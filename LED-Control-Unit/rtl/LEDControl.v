==> flow/design.v <==
`timescale 1 ns / 1 ps
module LEDControl (
	input wire oscillator,
	input wire [11:0] LEDFrameData,
	input wire globalReset,
	output wire power
);
wire [11:0] counterResult;
Counter12Bit count(counterResult, oscillator, globalReset);
Comparator12Bit comp(power, counterResult, LEDFrameData);
endmodule
module Comparator12Bit (
	output wire Vout, 
	input wire [11:0] A,
	input wire [11:0] B
);
wire [11:0] AxorB;
reg [11:0] priorityEncoder;
wire [11:0] BandPE;
genvar i;
generate
	for(i=0; i<12; i=i+1) begin: AXORB
		assign AxorB[i] = A[i] ^ B[i];
	end
endgenerate
always @(*) begin
	casez (AxorB[11:0])
		12'b1???????????: priorityEncoder = 12'b100000000000;
		12'b01??????????: priorityEncoder = 12'b010000000000;
		12'b001?????????: priorityEncoder = 12'b001000000000;
		12'b0001????????: priorityEncoder = 12'b000100000000;
		12'b00001???????: priorityEncoder = 12'b000010000000;
		12'b000001??????: priorityEncoder = 12'b000001000000;
		12'b0000001?????: priorityEncoder = 12'b000000100000;
		12'b00000001????: priorityEncoder = 12'b000000010000;
		12'b000000001???: priorityEncoder = 12'b000000001000;
		12'b0000000001??: priorityEncoder = 12'b000000000100;
		12'b00000000001?: priorityEncoder = 12'b000000000010;
		12'b000000000001: priorityEncoder = 12'b000000000001;
		default: priorityEncoder = 12'b000000000000;
	endcase
end
assign BandPE = B & priorityEncoder;
assign Vout = |BandPE;
endmodule
module Counter12Bit (
	output reg [11:0] result,
	input wire clk,
	input wire globalReset
);
reg RST;
always @(posedge clk or negedge RST or posedge globalReset) begin
	if(globalReset) begin
		result <= 12'b111111111111;
		RST <= 1'b1;
	end else begin
		if(!RST) begin
			result <= 12'b000000000000;
			RST <= 1'b1;
			end
		else begin
			result <= result + 1'b1;
			if(&result[11:1]) begin
				RST <= 1'b0;
			end else begin
				RST <= 1'b1;
			end
		end
	end
end
endmodule
# Tool chain data of LEDControl
# Tool output for the design above, in the order of the flow.
# Line numbers count from 1 in the design file above.
# The mark n/a stands for no value.
dict set report inputs {
  top_module {LEDControl}
  clock {oscillator}
  lib {sky130hd}
  pvt_corner {tt_025C_1v80}
}

# After elaboration
# Counts by Yosys on the flattened word-level netlist (proc, flatten, opt, wreduce; memories kept). Register bits leave out memories and registers merged into their read ports (data or address); mux counts leave out enables and synchronous resets folded into registers. Print and check cells are left out. Cells with the same type and inputs are merged into one.
dict set report word_totals {
  ff_bits 13
  latchBits 0
  mem_bits_rw 0
  rom_bits 0
  clocked_rd_ports_x_width 0
  n_memories 0
  in_bits 14
  out_inout_bits 1
  wordCells 36
}
dict set report classes {
  addsub 1
  multipliers 0
  div 0
  n_cmp 0
  eq_ne 11
  shifts 0
  muxes 5
  n_logic 14
  n_reduce_logical 3
}
# operator n
set op_table {}
lappend op_table {{case mux 12 bit (select 12 bit)} 1}
lappend op_table {{two-way mux 12 bit} 3}
lappend op_table {{bitwise XOR 1 bit} 12}
lappend op_table {{adder 12 x 1 -> 12 bit (second input constant)} 1}
lappend op_table {{equality test 12 x 1 -> 1 bit (second input constant)} 1}
lappend op_table {{bitwise AND 12 bit} 1}
lappend op_table {{OR reduction 12 bit} 1}
lappend op_table {{equality test 11 x 1 -> 1 bit (second input constant)} 1}
lappend op_table {{AND reduction 11 bit} 1}
lappend op_table {{equality test 10 x 1 -> 1 bit (second input constant)} 1}
lappend op_table {{equality test 9 x 1 -> 1 bit (second input constant)} 1}
lappend op_table {{equality test 8 x 1 -> 1 bit (second input constant)} 1}
lappend op_table {{equality test 7 x 1 -> 1 bit (second input constant)} 1}
lappend op_table {{equality test 6 x 1 -> 1 bit (second input constant)} 1}
lappend op_table {{equality test 5 x 1 -> 1 bit (second input constant)} 1}
lappend op_table {{equality test 4 x 1 -> 1 bit (second input constant)} 1}
lappend op_table {{equality test 3 x 1 -> 1 bit (second input constant)} 1}
lappend op_table {{equality test 2 x 1 -> 1 bit (second input constant)} 1}
lappend op_table {{OR reduction 2 bit} 1}
lappend op_table {{inverter 1 bit} 1}
lappend op_table {{two-way mux 1 bit} 1}

# Longest topological paths
# Depth = most cells in a row (Yosys ltp): at word level without a register or memory, in the mapped netlist without a sequential cell, where the memories' decode and read muxes count.
dict set report depth {
  ltp_word 5
  abc_area 0
  depth_mapped 5
  mapped_depth_nobuf 5
}

# Netlist
# Yosys stat after the flow's synthesis: flattened, memories mapped to cells. It holds for the ABC_AREA given above (unset counts as 0); a run with the other value may have another netlist.
# cell n type_area_um2
set types {}
lappend types {sky130_fd_sc_hd__dfbbp_1 12 390.374}
lappend types {sky130_fd_sc_hd__xnor2_1 11 96.342}
lappend types {sky130_fd_sc_hd__xor2_1 5 43.792}
lappend types {sky130_fd_sc_hd__and3_4 3 33.782}
lappend types {sky130_fd_sc_hd__nor2b_1 5 31.28}
lappend types {sky130_fd_sc_hd__nand3_1 6 30.029}
lappend types {sky130_fd_sc_hd__dfstp_2 1 26.275}
lappend types {sky130_fd_sc_hd__inv_1 7 26.275}
lappend types {sky130_fd_sc_hd__ha_1 2 25.024}
lappend types {sky130_fd_sc_hd__maj3_2 2 22.522}
lappend types {sky130_fd_sc_hd__maj3_1 2 20.019}
lappend types {sky130_fd_sc_hd__and3_1 3 18.768}
lappend types {sky130_fd_sc_hd__nor3b_1 2 15.014}
lappend types {sky130_fd_sc_hd__nand2_1 3 11.261}
lappend types {sky130_fd_sc_hd__a21oi_1 2 10.01}
lappend types {sky130_fd_sc_hd__nand3_2 1 10.01}
lappend types {sky130_fd_sc_hd__a22o_1 1 8.758}
lappend types {sky130_fd_sc_hd__o2111ai_1 1 8.758}
# Not listed: further types 8, cells in them 8.
dict set report mapped {
  cell_count 77
  mapped_area_um2 875.8
  seq_area_um2 416.6
  ff_cells 13
  buf_cells 0
}
# By module: a second synthesis without flattening, with its own total; a netlist apart from the flattened one above.
dict set report hier_totals {
  hier_cells 80
  area_unflattened_um2 897.1
}
# Each row is one instance without its submodules.
# module n_inst cells area_um2 seq_area_um2
set by_module {}
lappend by_module {Counter12Bit 1 46 648.1 416.6}
lappend by_module {Comparator12Bit 1 34 249.0 0.0}
lappend by_module {LEDControl 1 0 0.0 0.0}

# Worst setup path after synthesis
# Source: OpenSTA report_checks on the synthesized netlist (no wires, ideal clock, input and output delay 20% of the period each), path of least setup slack; recovery checks are left aside. Register names are those of the netlist, which keeps one name where synthesis merged equal registers.
dict set report synth_path {
  path_type {register to output}
  from {register count.result[5]}
  to {output port power}
  clock_period_ns 1.57
  out_delay_ns 0.314
  launch_ns 0.000
  arrival_ns 1.362
  required_time_ns 1.256
  path_slack_ns -0.106
  path_delay_ns 1.362
  path_stages 6
  n_path_buf 0
  period_less_setup_slack_ns 1.676
}
# "path_delay_ns" = arrival - input delay + setup time.
# At an output port there is no setup time.
# "path_stages": output pins that drive a net of the path, with the launching flip-flop's if there is one; two outputs of one cell count as two.
# "period_less_setup_slack_ns" is the clock period less the worst setup slack; recovery checks do not enter. This is arithmetic on one report: input and output delays are still those of the set period (20% each).
# Between the ends stands the longest chain of elaborated cells between them, by number of cells; it is not shown to be the way that was timed. Of several equally long chains one is given.
# Each line given opens the expression or statement behind the cell; cells for indexed reads and writes are added by Yosys, which also makes memories of some case tables.
# A register here has more assigning lines than the two given.
dict set report synth_via {
  cell_sequence {sky130_fd_sc_hd__dfbbp_1 sky130_fd_sc_hd__xor2_1 sky130_fd_sc_hd__nor3b_1 sky130_fd_sc_hd__maj3_2 sky130_fd_sc_hd__o21ai_1 sky130_fd_sc_hd__o2111ai_1}
  elab_chain_len 5
  cells_between 10
  lines_between 4
  classes_between {6 x eq/ne; 1 x mux; 2 x logic; 1 x reduce/logical}
}
# item line_no
set synth_lines {}
lappend synth_lines {{start, declared} 47} ;# output reg [11:0] result,
lappend synth_lines {{start, assigned} 54} ;# result <= 12'b111111111111;
lappend synth_lines {{start, assigned} 62} ;# result <= result + 1'b1;
lappend synth_lines {{bitwise XOR 1 bit} 23} ;# assign AxorB[i] = A[i] ^ B[i];
lappend synth_lines {{equality test 12 x 1 -> 1 bit} 27} ;# casez (AxorB[11:0])
lappend synth_lines {{case mux 12 bit (select 12 bit)} 27}
lappend synth_lines {{bitwise AND 12 bit} 43} ;# assign BandPE = B & priorityEncoder;
lappend synth_lines {{OR reduction 12 bit} 44} ;# assign Vout = |BandPE;
lappend synth_lines {{end, declared} 6} ;# output wire power

# Path in the finished layout
# From the final timing report of run 1: the path of least setup slack in the routed layout; clock arrival at registers is part of the times.
dict set report layout_path {
  path_type {input to output}
  from {input port LEDFrameData[11]}
  to {output port power}
  clock_period_ns 3.07
  input_delay_ns 0.61
  out_delay_ns 0.61
  launch_ns 0.61
  arrival_ns 1.75
  required_time_ns 2.46
  path_slack_ns 0.71
  path_stages 7
  n_path_buf 2
}
# Between the ends stands the longest chain of elaborated cells between them, by number of cells; it is not shown to be the way that was timed. Of several equally long chains one is given.
dict set report layout_via {
  cell_sequence {sky130_fd_sc_hd__clkdlybuf4s15_1 sky130_fd_sc_hd__ha_4 sky130_fd_sc_hd__and3_4 sky130_fd_sc_hd__nor3b_2 sky130_fd_sc_hd__o21ai_2 sky130_fd_sc_hd__o2111ai_1 sky130_fd_sc_hd__buf_2}
  elab_chain_len 5
  cells_between 15
  lines_between 4
  classes_between {11 x eq/ne; 1 x mux; 2 x logic; 1 x reduce/logical}
}
# item line_no
set layout_lines {}
lappend layout_lines {{start, declared} 4} ;# input wire [11:0] LEDFrameData,
lappend layout_lines {{bitwise XOR 1 bit} 23} ;# assign AxorB[i] = A[i] ^ B[i];
lappend layout_lines {{equality test 12 x 1 -> 1 bit} 27} ;# casez (AxorB[11:0])
lappend layout_lines {{case mux 12 bit (select 12 bit)} 27}
lappend layout_lines {{bitwise AND 12 bit} 43} ;# assign BandPE = B & priorityEncoder;
lappend layout_lines {{OR reduction 12 bit} 44} ;# assign Vout = |BandPE;
lappend layout_lines {{end, declared} 6} ;# output wire power

# Flow measurements of LEDControl on sky130hd: 2 stored runs with different settings, listed in no order. Input and output delays are each 20% of the period that was set; the output load is 0.01 pF.
# "timing.achieved_period_ns" is the run's clock period less its worst setup slack. It is reckoned from that one timing run; input and output delays stay at 20% of the period that was set.
# "worst_setup_path_time_ns" means the part of the period allowed to the worst setup path (the constraints hold back 20% at inputs and 20% at outputs) less its slack; where the path has registers, the arrival times of their clocks count too.
# By "total_power_uw" is meant OpenSTA's value without simulated activity: inputs other than the clock are taken to toggle once in ten clock periods, and the tool carries that through the logic.
run="run 1" settings period_ns=3.07 CORE_UTILIZATION=52 SETUP_SLACK_MARGIN=0.75 PLACE_DENSITY=0.7 CELL_PAD_IN_SITES_DETAIL_PLACEMENT=0 SLEW_MARGIN=0 MAX_ROUTING_LAYER="met4" CAP_MARGIN=20 CORE_MARGIN=2
run="run 1" results timing.achieved_period_ns=2.363 stdcell_area_um2=1148.6 design.die.area_um2=2028.6 worst_setup_slack_ns=0.707 total_power_uw=356.6 yosys_chip_area_um2=875.8 worst_setup_path_time_ns=1.13 critical_path_type="input to output"
run="run 2" settings period_ns=1.89 CORE_UTILIZATION=21 SETUP_SLACK_MARGIN=0.35 PLACE_DENSITY=0.6 CORE_MARGIN=10 GPL_ROUTABILITY_DRIVEN=1 CTS_CLUSTER_SIZE=86 MAX_ROUTING_LAYER="met4" CAP_MARGIN=20 SLEW_MARGIN=20
run="run 2" results total_power_uw=654.8 stdcell_area_um2=1361.3 worst_setup_path_time_ns=1.71 critical_path_type="register to output" design.die.area_um2=7153.8 timing.achieved_period_ns=2.085 worst_setup_slack_ns=-0.195 yosys_chip_area_um2=875.8
