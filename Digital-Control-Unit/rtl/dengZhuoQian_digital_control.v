==> flow/design.v <==
module digital_control(input balanced_clk,
                       input rst_n,
                       input rec_data,
                       output data_out,
                       output reg [11:0]r_data,
                       output reg [11:0]g_data,
                       output reg [11:0]b_data);
wire [5:0] count;
wire load;
wire [15:0] header_store;
reg  [15:0] data_out_reg;
reg  gate_clk;
reg  [38:0] rgb_data;
counter u0(
    .clk(balanced_clk),
    .rst_n(load),
    .count(count)
        ); 
shift_register u1(
    .clk(balanced_clk),
    .rst_n(rst_n),
    .data(rec_data),
    .load(load),
    .count(count),
    .header_store(header_store)
        );
assign load = (header_store == 16'h7fff) ? 1 : 0;
always @(posedge balanced_clk or negedge rst_n)
    begin
        if (!rst_n)
            begin
                rgb_data <= 0;
                r_data <= 0;
                g_data <= 0;
                b_data <= 0;
            end
        else if (load == 0)
            begin
                rgb_data <= 0;
                r_data <= 0;
                g_data <= 0;
                b_data <= 0;
            end
        else if (load == 1)
            begin
                if (count >= 6'd0 && count <= 6'd38)
                    begin
                        rgb_data <= {rgb_data[37:0], rec_data};
                    end
                else if (count >= 10'd39)
                    begin
                        rgb_data <= rgb_data;
                        b_data <= rgb_data[11:0];
                        g_data <= rgb_data[24:13];
                        r_data <= rgb_data[37:26];
                    end
            end
       else
            begin
                rgb_data <= 0;
                r_data <= 0;
                g_data <= 0;
                b_data <= 0;
            end
    end
reg [5:0] cnt;
  always @ (posedge balanced_clk or negedge rst_n) 
    begin
        if (!rst_n)
            begin  
                cnt<=0;
            end
        else if (cnt == 6'd63)
            begin
               cnt<=0;
            end
        else
            begin
                cnt <= cnt + 1;
            end
    end
assign data_out = (gate_clk==1)?(load ==1 && cnt >= 10'd40 && cnt <= 10'd55)? data_out_reg[0]:rec_data:0;
always @(posedge balanced_clk or negedge rst_n)
    begin
        if (!rst_n)
            begin
               gate_clk <= 0;
                data_out_reg <= 0;
            end
        else if (cnt < 6'd39)
            begin
                data_out_reg<=0;
            end
        else begin 
                if (load == 0)
                    begin
                        gate_clk<=1;
                        data_out_reg<=0;
                    end
                else if (load == 1)
                    begin
                        if (cnt == 6'd39)
                            begin
                                gate_clk <= 0;
                                data_out_reg <= header_store;
                            end
                        else if (cnt >= 6'd40 && cnt <= 6'd55)
                            begin
                                gate_clk <= 1;
                                data_out_reg <= {data_out_reg[14:0],data_out_reg[15]};
                            end
                        else if (cnt > 10'd55)
                            begin
                                gate_clk <= 1;
                                data_out_reg <= data_out_reg;
                            end
                        else
                            begin
                                gate_clk <= 0;
                                data_out_reg <= data_out_reg;
                            end
                    end
             end
    end
endmodule
module shift_register(input clk,
                      input rst_n,
                      input data,
                      input load,
                      input   [5:0]count,
                      output reg [15:0]header_store
                      );
always @ (posedge clk or negedge rst_n)
    begin
        if(!rst_n)
            begin
                header_store <= 0;
            end
        else if (load==1 || count > 6'd15)
            begin
                header_store <= header_store;
            end
        else 
            begin
                header_store <= {header_store[14:0],data};
            end
    end
endmodule
module counter(input clk,
               input rst_n,
               output reg[5:0] count);
always @ (posedge clk or negedge rst_n)   
    begin
        if (!rst_n)
            begin  
                count <= 0;
            end
        else if (count == 6'd63)
            begin
               count <= 0;
            end
        else
            begin
                count <= count+1;
            end
    end
endmodule
== Tool chain data of digital_control ==
What the tools print for digital_control, step after step.
Lines are those of the file above, counted from 1.
Library cell names are shortened.
A cell with -- has no value.
Design
  design top: digital_control
  clock: balanced_clk
  cell library: sky130hd
  corner: tt_025C_1v80

== Word-level counts ==
Yosys after proc, flatten, opt, wreduce and memory -nomap, before mapping. Memory bits, and registers merged into a memory's read port (data or address), are not among the register bits. Print and check cells are not counted.
Word-level totals
  bits in registers: 119
  input port bits: 3
  output and inout port bits: 37
  word-level cells: 59
Operators by class
  $add $sub $neg: 2
  order comparisons: 10
  equality and inequality tests: 8
  mux-type cells: 24
  reductions and logical operators: 6
Operators with widths (number)
  2-to-1 mux 12 bit: 9
  2-to-1 mux 38 bit: 2
  2-to-1 mux 16 bit: 4
  greater-or-equal comparator 6 bit (second input constant): 3
  <= comparator 6 bit (second input constant): 3
  == test 6 bit (second input constant): 3
  == test 16 x 15 -> 1 bit (second input constant): 1
  adder 6 x 1 -> 6 bit (second input constant): 2
  2-to-1 mux 6 bit: 2
  2-to-1 mux 1 bit: 7
  greater-or-equal comparator 6 x 1 -> 1 bit (second input constant): 1
  > comparator 6 x 4 -> 1 bit (second input constant): 1
  > comparator 6 bit (second input constant): 1
  < comparator 6 bit (second input constant): 1
  logical AND 1 bit: 4
  inequality test 2 x 1 -> 1 bit (second input constant): 2
  inequality test 4 x 1 -> 1 bit (second input constant): 1
  inequality test 2 bit (second input constant): 1
  AND reduction 2 bit: 1
  logical OR 1 bit: 1

== Longest topological paths ==
Yosys ltp: most cells in a row. Word level: on the elaborated netlist, between registers, memories and ports. Mapped: between sequential cells and ports; inverters and the memories' decode and read muxes count.
Depth
  depth in word-level cells: 6
  ABC_AREA: 0
  gate-level depth with buffers: 8
  mapped depth without buffers: 6

== Netlist ==
The flow's flattened synthesis, as Yosys stat reports it; memories are mapped. The netlist is that of the ABC_AREA named above (0 if unset); the other value can give another one.
Totals and module areas in this step are rounded.
Cell types
  dfrtp_1: number 119, total area 2.98E+03 µm²
  nand2_1: number 187, total area 701.923 µm²
  a21oi_1: number 76, total area 380.365 µm²
  a311oi_1: number 16, total area 140.134 µm²
  mux2_1: number 10, total area 112.608 µm²
  clkbuf_1: number 26, total area 97.594 µm²
  nor2_1: number 20, total area 75.072 µm²
  mux2_2: number 6, total area 67.565 µm²
  ha_1: number 4, total area 50.048 µm²
  nand3_1: number 7, total area 35.034 µm²
  buf_2: number 6, total area 30.029 µm²
  xor2_1: number 3, total area 26.275 µm²
  nand4_1: number 4, total area 25.024 µm²
  o21ai_0: number 5, total area 25.024 µm²
  nor4b_4: number 1, total area 23.773 µm²
  o31ai_1: number 3, total area 22.522 µm²
  inv_1: number 5, total area 18.768 µm²
  xnor2_1: number 2, total area 17.517 µm²
Not listed: further types 21, cells in them 22.
Synthesis totals
  standard cells after synthesis: 522
  chip area (Yosys): 5002 µm²
  mapped flip-flops: 119
By module: a second synthesis without flattening, with its own total; a netlist apart from the flattened one above.
Second synthesis, totals
  cells (unflattened synthesis): 340
  area (unflattened synthesis): 4755 µm²
Each row is one instance without its submodules.
By module
  digital_control: times used 1, cells 285, area 3895 µm²
  shift_register: times used 1, cells 34, area 608.1 µm²
  counter: times used 1, cells 21, area 251.5 µm²

== Timing after synthesis ==
Path of least setup slack by OpenSTA after synthesis, without wires, with an ideal clock, recovery checks aside; 20% of the period is set as input and as output delay. Where synthesis merged equal registers, the netlist keeps one of their names.
Timing after synthesis
  path kind: register -> output
  start: reg u1.header_store[15]
  end: out data_out
  clock period: 2.35 ns
  external output delay: 0.470 ns
  time at the first pin: 0.000 ns
  data arrival time: 1.567 ns
  data required time: 1.880 ns
  slack: 0.313 ns
  delay of the path: 1.567 ns
  stages on the path: 6
  synthesis period reached: 2.037 ns
"delay of the path" is the arrival time less input delay plus setup time.
At an output port there is no setup time.
"stages on the path" counts driving pins, that of a launching flip-flop among them; a cell with two outputs on the path counts twice.
"synthesis period reached" = period - worst setup slack (recovery checks aside). The figure is calculated, with input and output delays left at 20% of the set period.
Between the ends stands the longest chain of elaborated cells between them, by number of cells; it is not shown to be the way that was timed. Of several equally long chains one is given.
A line is the first line of the expression or statement that the cell stems from. Yosys adds cells for indexed reads and writes and turns some case tables into memories.
At most two assigning lines are given for a register; there are more.
Between the ends, after synthesis
  path through: dfrtp_1 > nand4b_1 > or4_4 > inv_2 > nand3_1 > mux2i_1
  cells in the longest elaborated chain: 6
  elaborated cells between the ends (all ways): 6
  source lines of those cells: 2
RTL lines, path after synthesis
  start: declaration: line 131  | output reg [15:0]header_store
  start: assignment: line 141  | header_store <= header_store;
  start: assignment: line 145  | header_store <= {header_store[14:0],data};
  == test 16 x 15 -> 1 bit: line 27  | assign load = (header_store == 16'h7fff) ? 1 : 0;
  2-to-1 mux 1 bit: line 27
  logical AND 1 bit (2 in a row): line 82  | assign data_out = (gate_clk==1)?(load ==1 && cnt >= 10'd40 && cnt <= 10'd55)? data_out_reg[0]:rec_data:0;
  2-to-1 mux 1 bit (2 in a row): line 82
  end: declaration: line 4  | output data_out,

== Path in the finished layout ==
From the final timing report of run A: the path of least setup slack in the routed layout; clock arrival at registers is part of the times.
Timing post-layout
  path kind: register -> output
  start: reg u1.header_store[15]
  end: out data_out
  clock period: 1.3 ns
  external output delay: 0.26 ns
  time at the first pin: 0.41 ns
  data arrival time: 2.01 ns
  data required time: 1.04 ns
  slack: -0.97 ns
  stages on the path: 7
Between the ends stands the longest chain of elaborated cells between them, by number of cells; it is not shown to be the way that was timed. Of several equally long chains one is given.
At most two assigning lines are given for a register; there are more.
Between the ends, post-layout
  path through: dfrtp_1 > nand4b_1 > or4_4 > clkinv_4 > nand3_4 > mux2i_2 > buf_2
  cells in the longest elaborated chain: 6
  elaborated cells between the ends (all ways): 6
  source lines of those cells: 2
RTL lines, path post-layout
  start: declaration: line 131  | output reg [15:0]header_store
  start: assignment: line 141  | header_store <= header_store;
  start: assignment: line 145  | header_store <= {header_store[14:0],data};
  == test 16 x 15 -> 1 bit: line 27  | assign load = (header_store == 16'h7fff) ? 1 : 0;
  2-to-1 mux 1 bit: line 27
  logical AND 1 bit (2 in a row): line 82  | assign data_out = (gate_clk==1)?(load ==1 && cnt >= 10'd40 && cnt <= 10'd55)? data_out_reg[0]:rec_data:0;
  2-to-1 mux 1 bit (2 in a row): line 82
  end: declaration: line 4  | output data_out,

Hand-over note for digital_control

Measured data: module digital_control, platform sky130hd, 2 stored runs of the flow under differing settings, order arbitrary. Input and output delays are each 20% of the period that was set; the output load is 0.01 pF.
"achieved clock period" = clock period - worst setup slack. The figure is calculated, with input and output delays left at 20% of the set period.
"worst setup path time" is the time allowed to the run's worst setup path (the clock period less input and output delay, where it has them) less its slack. Clock arrival times count: a late capture clock shortens it, a late launch clock lengthens it.
"power" is the tool's figure for a default switching activity; nothing was simulated.
The measured numbers are rounded.
[run A] settings: period_ns=1.3, CAP_MARGIN=20, CORE_MARGIN=2, CORE_UTILIZATION=40, SLEW_MARGIN=20
[run A] result: chip area after synthesis (Yosys) 5002 µm², die area 13420 µm², standard-cell area of the final layout 6666 µm², utilization 55.0%, worst setup slack after layout -0.972 ns, total negative slack -58.01 ns, power 8.565 mW, achieved clock period 2.272 ns, worst setup path time 2.01 ns, worst setup path kind register -> output
[run B] settings: period_ns=3.77, CORE_UTILIZATION=36, SETUP_SLACK_MARGIN=0.08, PLACE_DENSITY_LB_ADDON=0.28, CORE_MARGIN=7, TNS_END_PERCENT=80, CAP_MARGIN=20, SLEW_MARGIN=20
[run B] result: chip area after synthesis (Yosys) 5002 µm², die area 17390 µm², standard-cell area of the final layout 6098 µm², utilization 45.5%, worst setup slack after layout 0.438 ns, total negative slack 0.000 ns, power 2.967 mW, achieved clock period 3.332 ns, worst setup path time 2.58 ns, worst setup path kind register -> output

End of note.
